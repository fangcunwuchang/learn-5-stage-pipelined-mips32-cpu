==> flow/design.v <==
module MUX #(
    parameter WIDTH = 32
) (
    output wire [WIDTH-1:0] out, 
    input  wire [WIDTH-1:0] in1, in2,
    input  wire             sel
);
assign out = (sel) ? in1 : in2;
endmodule
module Register_File #(
    parameter WIDTH  = 32,   
    parameter DEPTH  = 32   
) ( 
    output wire  [WIDTH-1:0]            readData1, readData2,
    input  wire  [WIDTH-1:0]            writeData,
    input  wire  [$clog2 (DEPTH)-1:0]   readAddr1, readAddr2, writeAddr,
    input  wire                         writeEnable, 
    input  wire                         clk, 
    input  wire                         reset
);
reg [WIDTH-1:0] MEM [0:DEPTH-1];
integer i;
always @ (negedge clk or negedge reset)
    begin
        if (!reset)
            begin 
                for (i=0; i<DEPTH; i=i+1)
                    begin
                        MEM [i] <= { (WIDTH) {1'b0} };
                    end
            end
        else if (writeEnable) 
            begin
                MEM[writeAddr] <= writeData;
            end
    end 
assign readData1 = MEM[readAddr1];
assign readData2 = MEM[readAddr2];
endmodule
module decodeStage (
    input    wire           regWriteW,
    input    wire   [31:0]  instrD, resultW, aluOutM, pcPlus4D,
    input    wire   [4:0]   writeRegW,
    input    wire           forwardAD, forwardBD,
    input    wire           clk, rst,
    output   wire   [5:0]   opCode, func,
    output   wire   [31:0]  rd1D, rd2D, signImmD,
    output   wire   [31:0]  pcBrancD, pcJumpD,
    output   wire   [4:0]   rsD, rtD, rdE,
    output   wire           equalD
);
wire    [31:0]  signImmDTimes4;
wire    [31:0]  equalDIn1, equalDIn2;
assign  opCode    =   instrD[31:26];
assign  func      =   instrD[5:0];
assign  rsD       =   instrD[25:21];
assign  rtD       =   instrD[20:16];
assign  rdE       =   instrD[15:11];
signExtend #(32,16) U1_signExtend (
    .dataOut(signImmD),
    .dataIn(instrD[15:0])
);                           
shiftLeftTwice #(32) U2_shiftLeftTwice (
    .out(signImmDTimes4),
    .in(signImmD)
);                           
pcBranch #(32)  U3_pcBranch (
    .pcBranch(pcBrancD),
    .shiftedSignImm(signImmDTimes4),
    .pcPlusFour(pcPlus4D)
);                           
shiftLeftTwice #(32, 26) U4_shiftLeftTwice (
    .out(pcJumpD),
    .in(instrD[25:0])
);                           
Register_File #(32,32) U5_Register_File (
    .readData1(rd1D),
    .readData2(rd2D),
    .writeData(resultW),
    .readAddr1(instrD[25:21]),
    .readAddr2(instrD[20:16]),
    .writeAddr(writeRegW),
    .writeEnable(regWriteW),
    .clk(clk),
    .reset(rst)
);                           
MUX #(32)  U6_MUX (
    .out(equalDIn1),
    .in1(aluOutM),
    .in2(rd1D),
    .sel(forwardAD)
);                           
MUX #(32)  U7_MUX (
    .out(equalDIn2),
    .in1(aluOutM),
    .in2(rd2D),
    .sel(forwardBD)
);                           
equality #(32)  U8_equality (
    .in1(equalDIn1),
    .in2(equalDIn2),
    .equalD(equalD)
);                           
endmodule
module equality #(
    parameter WIDTH  = 32   
) ( 
    input     wire  [WIDTH-1:0]            in1, in2,
    output    wire                         equalD
);
assign equalD   =   (in1 == in2);
endmodule
module pcBranch #(
    parameter WIDTH = 32
) (
    output wire [WIDTH-1:0] pcBranch, 
    input  wire [WIDTH-1:0] shiftedSignImm,
    input  wire [WIDTH-1:0] pcPlusFour
);
assign pcBranch = shiftedSignImm + pcPlusFour; 
endmodule
module shiftLeftTwice #(
    parameter WIDTHOut = 32,
    parameter WIDTHIn  = 32
) (
    output wire [WIDTHOut-1:0] out, 
    input  wire [WIDTHIn-1:0] in
);
assign out = in << 2; 
endmodule
module signExtend #(
    parameter OUTPUT_WIDTH = 32,
    parameter INPUT_WIDTH  = 16
) (
    output wire [OUTPUT_WIDTH-1:0] dataOut,
    input  wire [INPUT_WIDTH-1:0]  dataIn
);
assign dataOut = {{(OUTPUT_WIDTH-INPUT_WIDTH) {dataIn[INPUT_WIDTH-1]}}, dataIn};
endmodule
-- Reports on decodeStage
Tool output for the design above, in the order of the flow.
Line numbers count from 1 in the design file above.
Operators carry their Yosys type and port widths (W data, S select, Z words).
Library cell names are shortened.
The mark -- stands for no value.
- top: decodeStage
- clock input: clk
- library: sky130hd
- timing corner: tt_025C_1v80

-- Word level
Yosys after proc, flatten, opt, wreduce and memory -nomap, before mapping. Enables and synchronous resets that opt folds into registers are not counted as muxes. Print and check cells are not counted. Equal cells are merged and count once.
- word-level cells at 166
- bits in registers at 1024
- bits of input ports: 138
- noted output and inout bits: 188
- equal/unequal tests: 94
- add/subtract/negate cells: 1
- mux-type cells at 4
- noted reduce/logical cells: 35
- operator list (kind ; number):
    $pmux W32 S32 ; 2
    $eq A5 B5 Y1 const B ; 48
    $eq A5 B4 Y1 const B ; 24
    $reduce_and A2 Y1 ; 32
    $mux W32 ; 2
    $eq A5 B3 Y1 const B ; 12
    $add A32 B32 Y32 ; 1
    $eq A32 B32 Y1 ; 1
    $eq A5 B2 Y1 const B ; 6
    $eq A5 B1 Y1 const B ; 3
    $logic_not A5 Y1 ; 3

-- Logic depth
Longest topological path by Yosys (ltp), each cell counted once; first at word level (registers and memories cut), then after technology mapping (sequential cells cut; the memories' decode and read muxes count).
- depth in word-level cells: 4
- ABC_AREA at 0
- depth in mapped cells at 16
- noted mapped depth without buffers: 14

-- After synthesis
The flow's flattened synthesis, as Yosys stat reports it; memories are mapped. The netlist is that of the ABC_AREA named above (0 if unset); the other value can give another one.
- cell types (cell ; number ; area in all (sq um)):
    dfrtn_1 ; 1024 ; 2.56E+04
    mux2_2 ; 1029 ; 1.16E+04
    a22oi_1 ; 505 ; 3.79E+03
    and3_1 ; 375 ; 2346
    nand3_1 ; 289 ; 1.45E+03
    clkbuf_1 ; 296 ; 1.11E+03
    a2111oi_0 ; 114 ; 998.458
    nand4_1 ; 139 ; 869.584
    buf_4 ; 110 ; 825.792
    xnor2_1 ; 73 ; 639.363
    nor2_1 ; 153 ; 574.301
    buf_2 ; 114 ; 570.547
    nand2_1 ; 141 ; 529.258
    xor2_1 ; 57 ; 499.229
    ha_1 ; 29 ; 362.848
    nor4_1 ; 47 ; 294.032
    a21oi_1 ; 58 ; 290.278
    a221oi_1 ; 25 ; 218.96
Not listed: further types 74, cells in them 490.
- cells in the netlist at 5068
- noted sequential area: 25624.6 sq um
- noted flip-flops: 1024
- noted buffers: 577
- cell area after synthesis: 56312.8 sq um
The figures by module come from a second, unflattened synthesis with its own total; it is not the netlist above.
- cells (unflattened synthesis): 4870
- noted area (unflattened synthesis): 56038.7 sq um
Each row is one instance without its submodules.
- modules (module ; instances ; area (sq um) ; cells ; seq. area (sq um)):
    Register_File ; 1 ; 51947.3 ; 4394 ; 25624.6
    pcBranch (WIDTH=32) ; 1 ; 1725.4 ; 236 ; 0.0
    MUX (WIDTH=32) ; 2 ; 544.3 ; 36 ; 0.0
    equality (WIDTH=32) ; 1 ; 346.6 ; 43 ; 0.0
    shiftLeftTwice ; 1 ; 244.0 ; 33 ; 0.0
    shiftLeftTwice (WIDTHOut=32) ; 1 ; 244.0 ; 33 ; 0.0
    signExtend ; 1 ; 240.2 ; 32 ; 0.0
    decodeStage ; 1 ; 202.7 ; 27 ; 0.0

Lab notebook: decodeStage

Below are 2 stored runs of the flow (Yosys, OpenROAD; platform sky130hd) on decodeStage, each with its settings and what was measured, unordered. Constraints: input delay and output delay 20% of the set period each, output load 0.01 pF.
"power consumption" rests on the timing tool's default activity at the inputs, not on a simulated workload.

Run 1
Settings were period_ns = 6.91; CORE_UTILIZATION = 39; SETUP_SLACK_MARGIN = 0.85; HOLD_SLACK_MARGIN = 0.0; CORE_ASPECT_RATIO = 2.0; TNS_END_PERCENT = 45; GPL_ROUTABILITY_DRIVEN = 0; CAP_MARGIN = 35; SLEW_MARGIN = 35; CORE_MARGIN = 2
- standard-cell area after layout: 85540.8 sq um
- noted the power consumption: 0.020569 W
- smallest setup slack at -1990 ps
- setup TNS: -32718 ps
- cell area after synthesis at 56312.8 sq um
- overall die area at 147630.0 sq um
- noted the lowest hold slack: 468 ps
- noted the final utilization: 59.5 %

Run 2
Settings were period_ns = 7.25; CORE_UTILIZATION = 48; PLACE_DENSITY_LB_ADDON = 0.23; ABC_AREA = 0; CAP_MARGIN = 30; CORE_MARGIN = 2; SLEW_MARGIN = 20
- noted the lowest hold slack: 469 ps
- noted the power consumption: 0.019842 W
- cell area after synthesis at 56312.8 sq um
- standard-cell area after layout: 81665.8 sq um
- overall die area at 120073.0 sq um
- smallest setup slack at -1921 ps
- setup TNS: -22605 ps
- noted the final utilization: 70.3 %
